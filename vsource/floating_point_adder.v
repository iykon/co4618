==> flow/design.v <==
`timescale 1ns / 1ps
module Big_ALU(
	input wire clk,
	input wire [25:0]A,
	input wire [25:0]B,
	input wire op,
	output wire [24:0]res,
	output reg sign
    );
	 reg [25:0] midres;
	 assign res=midres[24:0];
	always @(posedge clk) begin
		if(op) begin
			midres=A-B;
			if(midres[25])begin
				midres=~midres+1;
				sign=1;
			end
			else begin
				sign=0;
			end
		end
		else begin
			midres=A+B;
			sign=0;
		end
	end
endmodule
`timescale 1ns / 1ps
module Mantissa_Shift(
	input wire clk,
	input wire [31:0] A,
	input wire [31:0] B,
	input wire [8:0] exp_diff,
	output reg [25:0] mant_A,
	output reg [25:0] mant_B
    );
	 reg [25:0]amant;
	 reg [25:0]bmant;
	always@(posedge clk)begin
		amant[22:0]=A[22:0];
		bmant[22:0]=B[22:0];
		amant[23]=1;
		bmant[23]=1;
		amant[25:24]=2'b00;
		bmant[25:24]=2'b00;
		if(exp_diff[7:0]!=0) begin
			if(exp_diff[8]) begin
				amant=amant>>exp_diff[7:0];
			end
			else begin
				bmant=bmant>>exp_diff[7:0];
			end
		end
		mant_A=amant;
		mant_B=bmant;
	end
endmodule
`timescale 1ns / 1ps
module Small_ALU(
	input wire clk,
	input wire [7:0] exp_A,
	input wire [7:0] exp_B,
	output reg [8:0] exp_diff,
	output reg [7:0] larger
    );
	always@(posedge clk) begin
		if(exp_A>exp_B) begin
			exp_diff[7:0]=exp_A[7:0]-exp_B[7:0];
			larger=exp_A;
			exp_diff[8]=0;
		end
		else begin
			exp_diff[7:0]=exp_B[7:0]-exp_A[7:0];
			larger=exp_B;
			exp_diff[8]=1;
		end
	end
endmodule
`timescale 1ns / 1ps
module floating_point_adder(
	input wire clk,
	input wire [31:0] A,
	input wire [31:0] B,
	input wire op,	
	output wire [31:0] res,
	output reg error
	    );
	wire operator;
	wire [8:0]exp_diff;
	wire [25:0] mant_A;
	wire [25:0] mant_B;
	 wire [7:0]lexp;
	 wire [24:0]temp_res;
	 wire temp_sign;
	 reg [24:0]rtemp;
	 reg [7:0]etemp;	 
	 reg [22:0]final_res;
	 reg [7:0]final_exp;
	 reg [5:0] count;
	 reg last;
	 initial begin 
		count[5:0]=6'b000000;
		error=0;
		last=0;
	 end
	assign operator=B[31]^A[31]^op;
	assign	res[31]=A[31]^temp_sign; 
	assign res[22:0]=final_res;
	assign res[30:23]=final_exp;
	Small_ALU SA_instance(clk, A[30:23], B[30:23],exp_diff[8:0],lexp);
	Mantissa_Shift MS_instance(clk,A, B,exp_diff,mant_A, mant_B);
	Big_ALU BA_instance(clk, mant_A, mant_B, operator, temp_res, temp_sign);
	always@(posedge clk)begin
		if(count==0) begin
			rtemp[24:0]=temp_res[24:0];
			etemp=lexp;
			count[5:0]=count[5:0]+1'b1;
			error=0;
			last=0;
		end
		else begin
			if(etemp==0) begin
				final_res=0;
				final_exp=0;
				count[5:0]=6'b000000;
			end
			else if(etemp==8'hff) begin
				if(rtemp==0) begin
					final_res=23'h7fffff;
					final_exp=8'hff;
					count=0;
				end
				else begin
					error=1;
					count=0;
				end
			end
			else if(rtemp>=25'h1000000)begin
				last=rtemp[0];
				rtemp=rtemp>>1'b1;
				etemp=etemp+1;
				count[5:0]=count[5:0]+1'b1;
			end
			else if(rtemp<=25'h0800000)begin
				rtemp=rtemp<<1'b1;
				etemp=etemp-1;
				count[5:0]=count[5:0]+1'b1;
			end 
			else begin
				rtemp=rtemp+last;
				final_res=rtemp[22:0];
				final_exp=etemp;
				count[5:0]=6'b000000;
			end
		end
	end
endmodule
# --- Tool chain data of floating_point_adder ---
# Tool output for the design above, in the order of the flow.
# Line numbers count from 1 in the design file above.
# Operators carry their Yosys type and port widths (W data, S select, Z words).
# Library cell names are shortened.
inputs:
  top_module: "floating_point_adder"
  clock_port: "clk"
  library: "sky130hd"
  pvt_corner: "tt_025C_1v80"

# --- Word level ---
# Source: Yosys, flattened and elaborated, memories not mapped. Widths are those after wreduce. Registers that Yosys merges into a memory's read port (data or address) are not register bits. Print and check cells do not count. Equal cells are merged and count once.
word_totals:
  rom_bits: 0
  wordCells: 81
  ram_bits: 0
  output_inout_bits: 33
  register_bits: 167
  latch_bits: 0
  memories: 0
  clocked_rd_ports_x_width: 0
op_classes:
  n_logic: 7
  multipliers: 0
  div_mod_pow: 0
  reduce_and_logical: 9
  addsub: 9
  n_shift: 2
  eq_ne: 3
  cmp: 3
  n_mux: 33
op_table:
  columns: ["cell", "n"]
  rows:
  - ["$mux W25", 7]
  - ["$mux W23", 6]
  - ["$mux W8", 11]
  - ["$shr A24 B8 Y26", 2]
  - ["$mux W26", 2]
  - ["$mux W6", 5]
  - ["$sub A26 B26 Y26", 1]
  - ["$add A25 B1 Y25", 1]
  - ["$add A25 B1 Y25 const B", 1]
  - ["$le A25 B24 Y1 const B", 1]
  - ["$add A25 B25 Y25", 1]
  - ["$ge A25 B25 Y1 const B", 1]
  - ["$not A25 Y25", 1]
  - ["$logic_not A25 Y1", 1]
  - ["$sub A8 B8 Y8", 2]
  - ["$reduce_and A3 Y1", 3]
  - ["$add A8 B1 Y8 const B", 1]
  - ["$sub A8 B1 Y8 const B", 1]
  - ["$gt A8 B8 Y1", 1]
  - ["$eq A8 B8 Y1 const B", 1]
  - ["$logic_not A8 Y1", 1]
  - ["$reduce_bool A8 Y1", 1]
  - ["$add A6 B1 Y6 const B", 1]
  - ["$logic_not A6 Y1", 1]
  - ["$ne A2 B2 Y1 const B", 2]
  - ["$xor A1 B1 Y1", 3]
  - ["$not A1 Y1", 3]
  - ["$reduce_bool A3 Y1", 1]
# Not listed: further kinds 2, cells in them 3.

# --- Logic depth ---
# Depth = most cells in a row (Yosys ltp): at word level without a register or memory, in the mapped netlist without a sequential cell, where the memories' decode and read muxes count.
depth:
  word_depth: 6
  abc_area: 1
  ltp_mapped: 23

# --- Netlist ---
# Yosys stat after the flow's synthesis: flattened, memories mapped to cells. It holds for the ABC_AREA given above (unset counts as 0); a run with the other value may have another netlist.
# The area totals of this step are shown rounded.
synth_totals:
  cell_count: 2026
  buffers: 89
  ffs: 163
  area_um2: 13400
types:
  columns: ["cell_type", "n"]
  rows:
  - ["dfxtp_1", 99]
  - ["edfxtp_1", 64]
  - ["nand2_1", 476]
  - ["o21ai_0", 242]
  - ["inv_1", 285]
  - ["ha_1", 74]
  - ["a21oi_1", 124]
  - ["nor2_1", 153]
  - ["nand3_1", 88]
  - ["xor2_1", 38]
  - ["clkbuf_1", 56]
  - ["o22ai_1", 32]
  - ["mux2i_1", 16]
  - ["nand4_1", 23]
  - ["o211ai_1", 19]
  - ["nand2_2", 20]
  - ["buf_2", 21]
  - ["nor2_4", 9]
# Other cell types: 41; their cells: 187.

# --- Worst setup path after synthesis ---
# Path of least setup slack by OpenSTA after synthesis, without wires, with an ideal clock, recovery checks aside; 20% of the period is set as input and as output delay. Where synthesis merged equal registers, the netlist keeps one of their names.
synth_timing:
  path_kind: "register -> register"
  start: "register etemp[0]"
  end: "register final_exp[0]"
  delay_ns: 3.521
  setup_ns: 0.429
  arrival_time_ns: 3.092
  clock_period_ns: 4.02
  setup_slack_ns: 0.498
  stages: 8
  synth_period_reached_ns: 3.522
# "delay_ns" is the arrival time less input delay plus setup time.
# "stages" counts driving pins, that of a launching flip-flop among them; a cell with two outputs on the path counts twice.
# "synth_period_reached_ns" is the clock period less the worst setup slack; recovery checks do not enter. This is arithmetic on one report: input and output delays are still those of the set period (20% each).
# The rows between start and end are the longest chain of elaborated cells between them; the timing report does not say that the signal goes this way. Where chains are equally long, one stands for them.
# A line is the first line of the expression or statement that the cell stems from. Yosys adds cells for indexed reads and writes and turns some case tables into memories.
# A register here has more assigning lines than the two given.
synth_between:
  cell_sequence: "edfxtp_1 nor4_1 nand2_1 inv_1 nor2_1 nand2_1 nand2_1 a21oi_1"
  elab_chain_cells: 3
  cells_between: 5
  cone_lines: 4
  cone_classes: "1 x eq/ne; 3 x mux; 1 x reduce/logical"
synth_rtl:
  columns: ["element", "line", "text"]
  rows:
  - ["start, declared", 97, "reg [7:0]etemp;"]
  - ["start, assigned", 117, "etemp=lexp;"]
  - ["start, assigned", 142, "etemp=etemp+1;"]
  - ["$mux W8", 145, "else if(rtemp<=25'h0800000)begin"]
  - ["$mux W8", 139, "else if(rtemp>=25'h1000000)begin"]
  - ["$mux W8", 128, "else if(etemp==8'hff) begin"]
  - ["end, assigned", 125, "final_exp=0;"]
  - ["end, assigned", 153, "final_exp=etemp;"]
  - ["end, declared", 99, "reg [7:0]final_exp;"]

# --- Timing after layout ---
# From the final timing report of stored run 1: the path of least setup slack in the routed layout; clock arrival at registers is part of the times.
layout_timing:
  path_kind: "input -> output"
  start: "input A[31]"
  end: "output res[31]"
  stages: 3
  input_delay_ns: 1.46
  arrival_time_ns: 2.67
  output_delay_ns: 1.46
  clock_period_ns: 7.3
  setup_slack_ns: 3.17
# The rows between start and end are the longest chain of elaborated cells between them; the timing report does not say that the signal goes this way. Where chains are equally long, one stands for them.
layout_between:
  cell_sequence: "clkdlybuf4s50_1 xor2_1 clkdlybuf4s50_1"
  elab_chain_cells: 1
  cells_between: 1
  cone_lines: 1
  cone_classes: "1 x logic"
layout_rtl:
  columns: ["element", "line", "text"]
  rows:
  - ["start, declared", 83, "input wire [31:0] A,"]
  - ["$xor A1 B1 Y1", 108, "assign res[31]=A[31]^temp_sign;"]
  - ["end, declared", 86, "output wire [31:0] res,"]

# Stored flow runs of floating_point_adder (2 of them; Yosys, OpenROAD, sky130hd). They differ in their settings and are not a sequence. Constraints: input delay and output delay 20% of the set period each, output load 0.01 pF.
# "clock_period_reached_ns" = clock period - worst setup slack. The figure is calculated, with input and output delays left at 20% of the set period.
# "worst_path_ns" = time allowed to the worst setup path (clock period - input delay - output delay, where it has them) - its slack; a late launch clock adds to it, a late capture clock takes from it.
# "fin_power_mw" is the tool's figure for a default switching activity; nothing was simulated.
# The results are shown rounded.
runs:
  - name: "stored run 1"
    settings:
      period_ns: 7.3
      CORE_UTILIZATION: 60
      PLACE_DENSITY_LB_ADDON: 0.09
      ABC_AREA: 1
      CAP_MARGIN: 5
      SLEW_MARGIN: 5
      CORE_MARGIN: 2
    results:
      hold_worst_slack_ns: 0.509
      finish.utilization_pct: 69.0
      synthesis_area_um2: 13400
      fin_power_mw: 6.14
      final_setup_ws_ns: 3.17
      worst_path_ns: 1.21
      critical_path_type: "input -> output"
      post_route_stdcell_area_um2: 15100
      clock_period_reached_ns: 4.131
      tns_ns: 0.000
      die_footprint_um2: 23600
  - name: "stored run 2"
    settings:
      period_ns: 7.65
      CORE_UTILIZATION: 47
      SETUP_SLACK_MARGIN: 1.95
      PLACE_DENSITY: 0.52
      HOLD_SLACK_MARGIN: 0.16
      CELL_PAD_IN_SITES_GLOBAL_PLACEMENT: 3
      CELL_PAD_IN_SITES_DETAIL_PLACEMENT: 1
      ABC_AREA: 1
      CTS_CLUSTER_DIAMETER: 65
      MIN_ROUTING_LAYER: "met2"
      CAP_MARGIN: 20
      CORE_MARGIN: 2
      SLEW_MARGIN: 20
    outcome: "unfinished; error GPL-0301 in placement"
