==> flow/design.v <==
`timescale 1ns / 1ps
module mul_float(
			input clk,
			input wire[31:0]a,
			input wire[31:0]b,
			output wire[31:0]c,
			output wire overflow
		);
	wire [8:0]e1;
	wire [8:0]e2;
	wire [23:0]A;
	wire [63:0]m;
	wire s1, s2;
	wire sign;
	wire g;
	wire [7:0]e_final;
	wire [22:0]P_final;
	wire err_INF;
	reg [8:0]e;
	reg [23:0]P;
	reg r, s;
	mul_int mul_int_0(clk, {9'b0000_0000_1, a[22:0]}, {9'b0000_0000_1, b[22:0]}, m[63:0]);
	assign s1 = a[31];
	assign s2 = b[31];
	assign sign = s1 ^ s2;
	assign e1 = {1'b0, a[30:23]};
	assign e2 = {1'b0, b[30:23]};
	assign g = A[23];
	assign A[23:0] = m[23:0];
	always @(*) begin
		e = e1 - 9'b00111_1111 + e2;
		P[23:0] = m[47:24];
		r = A[22];
		s = A[0] | A[1] | A[2] | A[3] | A[4] | A[5] | A[6] | A[7] | A[8] | A[8] | A[9] | A[10] | A[11] | A[12] | A[13] | A[14] | A[15] | A[16] | A[17] | A[18] | A[19] | A[20] | A[21];
		if (!P[23]) begin
			P = P << 1;
			P[0] = A[23];
		end else begin
			s = s | r;
			r = g;
			e = e + 9'b1;
		end
		if (r && s) P = P + 23'b1;
	end
	specialJudge sj(a[30:0], b[30:0], {e[7:0], P[22:0]}, {e_final[7:0], P_final[22:0]}, err_INF);
	assign c[31] = sign;
	assign c[30:23] = e_final[7:0];
	assign c[22:0] = P_final[22:0];
	assign overflow = e[8] || err_INF;
endmodule
`timescale 1ns / 1ps
module mul_int(
		input clk,
		input wire [31:0]a,
		input wire [31:0]b,
		output wire [63:0]c
		);
	reg [4:0] cnt;
	reg [63:0] tmp;
	reg [63:0] ans;
	initial begin
		cnt = 5'b0;
		tmp = 64'b0;
		ans = 64'b0;
	end
	always @(posedge clk) begin
		if (cnt == 5'b0) begin
			ans = tmp;
			tmp = 64'b0;
		end
		if (a[cnt] == 1'b1) begin
			tmp[63:32] = b[31:0] + tmp[63:32]; 	 
		end
		tmp = tmp >> 1; 	 
		cnt = cnt + 5'b1;
	end
	assign c = ans;
endmodule
`timescale 1ns / 1ps
module specialJudge(
		input [30:0]a,
		input [30:0]b,
		input [30:0]in,
		output [30:0]out,
		output err_INF
    );
	 reg err;
	 reg [30:0]tmp;
	 initial begin
		 err = 1'b0;
	 end
	 always @* begin
		tmp = in;
		if (a == 31'b1111111_10000000_00000000_00000000 || b == 31'b1111111_10000000_00000000_00000000)
			tmp = 31'b1111111_10000000_00000000_00000000;
		if (a == 31'b0000000_00000000_00000000_00000000 || b == 31'b0000000_00000000_00000000_00000000)
			tmp = 31'b0000000_00000000_00000000_00000000;
		if (a == 31'b0000000_00000000_00000000_00000000 && b == 31'b1111111_10000000_00000000_00000000)
			tmp = 31'b1111111_11111111_11111111_11111111;
		if (a == 31'b1111111_10000000_00000000_00000000 && b == 31'b0000000_00000000_00000000_00000000)
			tmp = 31'b1111111_11111111_11111111_11111111;
		if (a == 31'b1111111_11111111_11111111_11111111 || b == 31'b1111111_11111111_11111111_11111111)
			tmp = 31'b1111111_11111111_11111111_11111111;
		if (tmp == 31'b1111111_11111111_11111111_11111111)
			err = 1'b1;
		else
			err = 1'b0;
	 end
	 assign out = tmp;
	 assign err_INF = err;
endmodule
==> Reports on mul_float <==
Tool output for the design above, in the order of the flow.
Lines are those of the file above, counted from 1.
Operators carry their Yosys type and port widths (W data, S select, Z words).
{ "setup": {"top_module": "mul_float", "clock": "clk", "library": "sky130hd", "corner": "tt_025C_1v80"} }

==> Elaborated design <==
Source: Yosys, flattened and elaborated, memories not mapped. Widths are those after wreduce. Registers that Yosys merges into a memory's read port (data or address) are not register bits. Print and check cells do not count. Equal cells are merged and count once.
{ "word_totals": {"output_inout_bits": 33, "elab_cells": 64, "ff_bits": 116, "in_bits": 65} }
{ "op_classes": {"bitwise": 24, "equal": 5, "n_addsub": 6, "n_reduce_logical": 10, "mux": 14, "shifts": 1} }
{ "op_table": {"columns": ["operator", "n"], "rows": [
  ["$eq A31 B31 Y1 const B", 5],
  ["$mux W31", 5],
  ["$mux W63", 1],
  ["$logic_not A31 Y1", 2],
  ["$add A24 B31 Y32", 1],
  ["$shiftx A32 B5 Y1", 1],
  ["$mux W32", 1],
  ["$or A1 B1 Y1", 23],
  ["$add A23 B1 Y23 const B", 1],
  ["$mux W23", 1],
  ["$mux W22", 1],
  ["$sub A8 B7 Y9 const B", 1],
  ["$add A9 B1 Y9 const B", 1],
  ["$add A9 B8 Y9", 1],
  ["$mux W9", 1],
  ["$add A5 B1 Y5 const B", 1],
  ["$logic_not A5 Y1", 1],
  ["$logic_or A1 B1 Y1", 4],
  ["$mux W1", 4],
  ["$logic_and A1 B1 Y1", 3],
  ["$xor A1 B1 Y1", 1]
]} }

==> Depth <==
Yosys ltp: most cells in a row. Word level: on the elaborated netlist, between registers, memories and ports. Mapped: between sequential cells and ports; inverters and the memories' decode and read muxes count.
{ "depth": {"word_depth": 34, "abc_area": 1, "ltp_mapped": 22, "mapped_depth_nobuf": 20} }

==> Netlist <==
Source: synth_stat.txt of the flow (Yosys; design flattened, memories mapped). It holds for the ABC_AREA given above (unset counts as 0); a run with the other value may have another netlist.
The area totals of this step are shown rounded.
{ "types": {"columns": ["cell", "n", "type_area_um2"], "rows": [
  ["sky130_fd_sc_hd__edfxtp_1", 48, 1.44E+03],
  ["sky130_fd_sc_hd__dfxtp_1", 68, 1.36E+03],
  ["sky130_fd_sc_hd__nand2_1", 294, 1.1E+03],
  ["sky130_fd_sc_hd__nor2_1", 177, 664.387],
  ["sky130_fd_sc_hd__inv_1", 168, 630.605],
  ["sky130_fd_sc_hd__ha_1", 42, 525.504],
  ["sky130_fd_sc_hd__nand3_1", 68, 340.326],
  ["sky130_fd_sc_hd__o21ai_0", 63, 315.302],
  ["sky130_fd_sc_hd__a21oi_1", 45, 225.216],
  ["sky130_fd_sc_hd__nand4_1", 36, 225.216],
  ["sky130_fd_sc_hd__xor2_1", 23, 201.443],
  ["sky130_fd_sc_hd__xnor2_1", 16, 140.134],
  ["sky130_fd_sc_hd__o21ai_1", 19, 95.091],
  ["sky130_fd_sc_hd__nand2_2", 11, 68.816],
  ["sky130_fd_sc_hd__clkbuf_1", 13, 48.797],
  ["sky130_fd_sc_hd__nor2_4", 4, 45.043],
  ["sky130_fd_sc_hd__fa_1", 2, 40.038],
  ["sky130_fd_sc_hd__nor3_1", 8, 40.038]
]} }
Other cell types: 26; their cells: 63.
{ "synth_totals": {"stdcells": 1168, "ffs": 116, "buffers": 28, "seq_area_um2": 2800, "synth_area_um2": 7960} }

==> Worst setup path after synthesis <==
Source: OpenSTA report_checks on the synthesized netlist (no wires, ideal clock, input and output delay 20% of the period each), path of least setup slack; recovery checks are left aside. Register names are those of the netlist, which keeps one name where synthesis merged equal registers.
{ "synth_path": {"path_type": "in2out", "from": "input a[24]", "to": "output overflow", "path_delay_ns": 2.173, "period_ns": 6.92, "path_stages": 17, "launch_ns": 1.384, "in_delay_ns": 1.384, "n_path_buf": 0, "path_slack_ns": 1.979, "arrival_ns": 3.557, "required_time_ns": 5.536, "output_delay_ns": 1.384, "synth_period_reached_ns": 4.941} }
"path_delay_ns" = arrival - input delay + setup time.
A path that ends at an output port has no setup time.
"path_stages": output pins that drive a net of the path, with the launching flip-flop's if there is one; two outputs of one cell count as two.
"synth_period_reached_ns" is the clock period less the worst setup slack; recovery checks do not enter. This is arithmetic on one report: input and output delays are still those of the set period (20% each).
The rows between start and end are the longest chain of elaborated cells between them; the timing report does not say that the signal goes this way. Where chains are equally long, one stands for them.
Each line given opens the expression or statement behind the cell; cells for indexed reads and writes are added by Yosys, which also makes memories of some case tables.
{ "synth_via": {"path_cell_list": "sky130_fd_sc_hd__ha_1 sky130_fd_sc_hd__ha_1 sky130_fd_sc_hd__inv_1 sky130_fd_sc_hd__fa_1 sky130_fd_sc_hd__nor2_1 sky130_fd_sc_hd__nand3_1 sky130_fd_sc_hd__nor2_1 sky130_fd_sc_hd__nand3_1 sky130_fd_sc_hd__nor2_1 sky130_fd_sc_hd__nand3_1 sky130_fd_sc_hd__nand2_1 sky130_fd_sc_hd__o21ai_0 sky130_fd_sc_hd__nand2_1 sky130_fd_sc_hd__nand3_1 sky130_fd_sc_hd__nor2_1 sky130_fd_sc_hd__nand2_1 sky130_fd_sc_hd__nand2_1", "elab_chain_cells": 12, "cells_between": 20, "classes_between": "3 x add/sub; 3 x eq/ne; 7 x mux; 7 x reduce/logical"} }
{ "synth_lines": {"columns": ["item", "line_no", "rtl"], "rows": [
  ["from (decl)", 4, "input wire[31:0]a,"],
  ["$sub A8 B7 Y9", 31, "e = e1 - 9'b00111_1111 + e2;"],
  ["$add A9 B8 Y9", 31, null],
  ["$add A9 B1 Y9", 41, "e = e + 9'b1;"],
  ["$mux W9", 35, "if (!P[23]) begin"],
  ["$mux W31", 94, "if (a == 31'b1111111_10000000_00000000_00000000 || b == 31'b1111111_10000000_00000000_00000000)"],
  ["$mux W31", 96, "if (a == 31'b0000000_00000000_00000000_00000000 || b == 31'b0000000_00000000_00000000_00000000)"],
  ["$mux W31", 98, "if (a == 31'b0000000_00000000_00000000_00000000 && b == 31'b1111111_10000000_00000000_00000000)"],
  ["$mux W31", 100, "if (a == 31'b1111111_10000000_00000000_00000000 && b == 31'b0000000_00000000_00000000_00000000)"],
  ["$mux W31", 102, "if (a == 31'b1111111_11111111_11111111_11111111 || b == 31'b1111111_11111111_11111111_11111111)"],
  ["$eq A31 B31 Y1", 104, "if (tmp == 31'b1111111_11111111_11111111_11111111)"],
  ["$mux W1", 104, null],
  ["$logic_or A1 B1 Y1", 49, "assign overflow = e[8] || err_INF;"],
  ["to (decl)", 7, "output wire overflow"]
]} }
Some nets on the timed path still bear RTL names; the line given drives or declares the net.
{ "synth_nets": {"columns": ["signal", "line_no"], "rows": [
  ["c[30]", 102]
]} }

==> Timing after layout <==
Path of least setup slack in the final report of record 1 (OpenROAD, finished layout, wires in). Where an end is a register, its clock arrival counts in the times.
{ "layout_path": {"path_type": "in2out", "from": "input a[23]", "to": "output overflow", "required_time_ns": 5.68, "arrival_ns": 4.77, "period_ns": 7.1, "path_stages": 21, "in_delay_ns": 1.42, "path_slack_ns": 0.91, "output_delay_ns": 1.42, "launch_ns": 1.42, "n_path_buf": 2} }
The rows between start and end are the longest chain of elaborated cells between them; the timing report does not say that the signal goes this way. Where chains are equally long, one stands for them.
{ "layout_via": {"path_cell_list": "sky130_fd_sc_hd__clkdlybuf4s50_1 sky130_fd_sc_hd__inv_1 sky130_fd_sc_hd__ha_1 sky130_fd_sc_hd__inv_1 sky130_fd_sc_hd__ha_1 sky130_fd_sc_hd__inv_1 sky130_fd_sc_hd__fa_1 sky130_fd_sc_hd__nor2_1 sky130_fd_sc_hd__nand3_1 sky130_fd_sc_hd__nor2_1 sky130_fd_sc_hd__nand3_1 sky130_fd_sc_hd__nor2_1 sky130_fd_sc_hd__nand3_1 sky130_fd_sc_hd__nand2_1 sky130_fd_sc_hd__o21ai_0 sky130_fd_sc_hd__nand2_1 sky130_fd_sc_hd__nand3_1 sky130_fd_sc_hd__nor2_1 sky130_fd_sc_hd__nand2_1 sky130_fd_sc_hd__nand2_1 sky130_fd_sc_hd__clkdlybuf4s50_1", "elab_chain_cells": 12, "cells_between": 20, "classes_between": "3 x add/sub; 3 x eq/ne; 7 x mux; 7 x reduce/logical"} }
{ "layout_lines": {"columns": ["item", "line_no", "rtl"], "rows": [
  ["from (decl)", 4, "input wire[31:0]a,"],
  ["$sub A8 B7 Y9", 31, "e = e1 - 9'b00111_1111 + e2;"],
  ["$add A9 B8 Y9", 31, null],
  ["$add A9 B1 Y9", 41, "e = e + 9'b1;"],
  ["$mux W9", 35, "if (!P[23]) begin"],
  ["$mux W31", 94, "if (a == 31'b1111111_10000000_00000000_00000000 || b == 31'b1111111_10000000_00000000_00000000)"],
  ["$mux W31", 96, "if (a == 31'b0000000_00000000_00000000_00000000 || b == 31'b0000000_00000000_00000000_00000000)"],
  ["$mux W31", 98, "if (a == 31'b0000000_00000000_00000000_00000000 && b == 31'b1111111_10000000_00000000_00000000)"],
  ["$mux W31", 100, "if (a == 31'b1111111_10000000_00000000_00000000 && b == 31'b0000000_00000000_00000000_00000000)"],
  ["$mux W31", 102, "if (a == 31'b1111111_11111111_11111111_11111111 || b == 31'b1111111_11111111_11111111_11111111)"],
  ["$eq A31 B31 Y1", 104, "if (tmp == 31'b1111111_11111111_11111111_11111111)"],
  ["$mux W1", 104, null],
  ["$logic_or A1 B1 Y1", 49, "assign overflow = e[8] || err_INF;"],
  ["to (decl)", 7, "output wire overflow"]
]} }

Data sheet: physical implementation of mul_float

Settings and measured results of 2 stored flow runs for module mul_float (sky130hd), not sorted in any way. The constraints put input and output delay at 20% of the set period each and load the outputs with 0.01 pF.
"achieved clock period" is the run's clock period less its worst setup slack. It is reckoned from that one timing run; input and output delays stay at 20% of the period that was set.
"power": no workload was simulated; the value follows from the tool's default switching activity.
Values from the reports are rounded here.

==> record 1: settings <==
{ "period_ns": 7.1, "CORE_UTILIZATION": 46, "PLACE_DENSITY_LB_ADDON": 0.03, "ABC_AREA": 1, "GPL_ROUTABILITY_DRIVEN": 1, "CTS_CLUSTER_DIAMETER": 98, "CAP_MARGIN": 5, "MAX_ROUTING_LAYER": "met4", "CORE_MARGIN": 2, "SLEW_MARGIN": 20 }
==> record 1: results <==
power: 0.00179 W
cell area after synthesis: 7960 sq um
area of the die: 18400 sq um
setup total negative slack: 0.000 ns
standard-cell area after routing: 9740 sq um
worst hold slack: 0.415 ns
setup slack of the worst path: 0.910 ns
achieved clock period: 6.190 ns

==> record 2: settings <==
{ "period_ns": 3.76, "CORE_UTILIZATION": 31, "SETUP_SLACK_MARGIN": 0.8, "PLACE_DENSITY_LB_ADDON": 0.07, "CELL_PAD_IN_SITES_GLOBAL_PLACEMENT": 0, "CTS_CLUSTER_SIZE": 46, "MIN_ROUTING_LAYER": "met1", "MAX_ROUTING_LAYER": "met5", "CAP_MARGIN": 20, "CORE_MARGIN": 2, "SLEW_MARGIN": 20 }
==> record 2: results <==
power: 0.00368 W
setup total negative slack: -2.14 ns
area of the die: 24900 sq um
achieved clock period: 4.419 ns
cell area after synthesis: 7340 sq um
setup slack of the worst path: -0.659 ns
standard-cell area after routing: 13300 sq um
worst hold slack: 0.405 ns
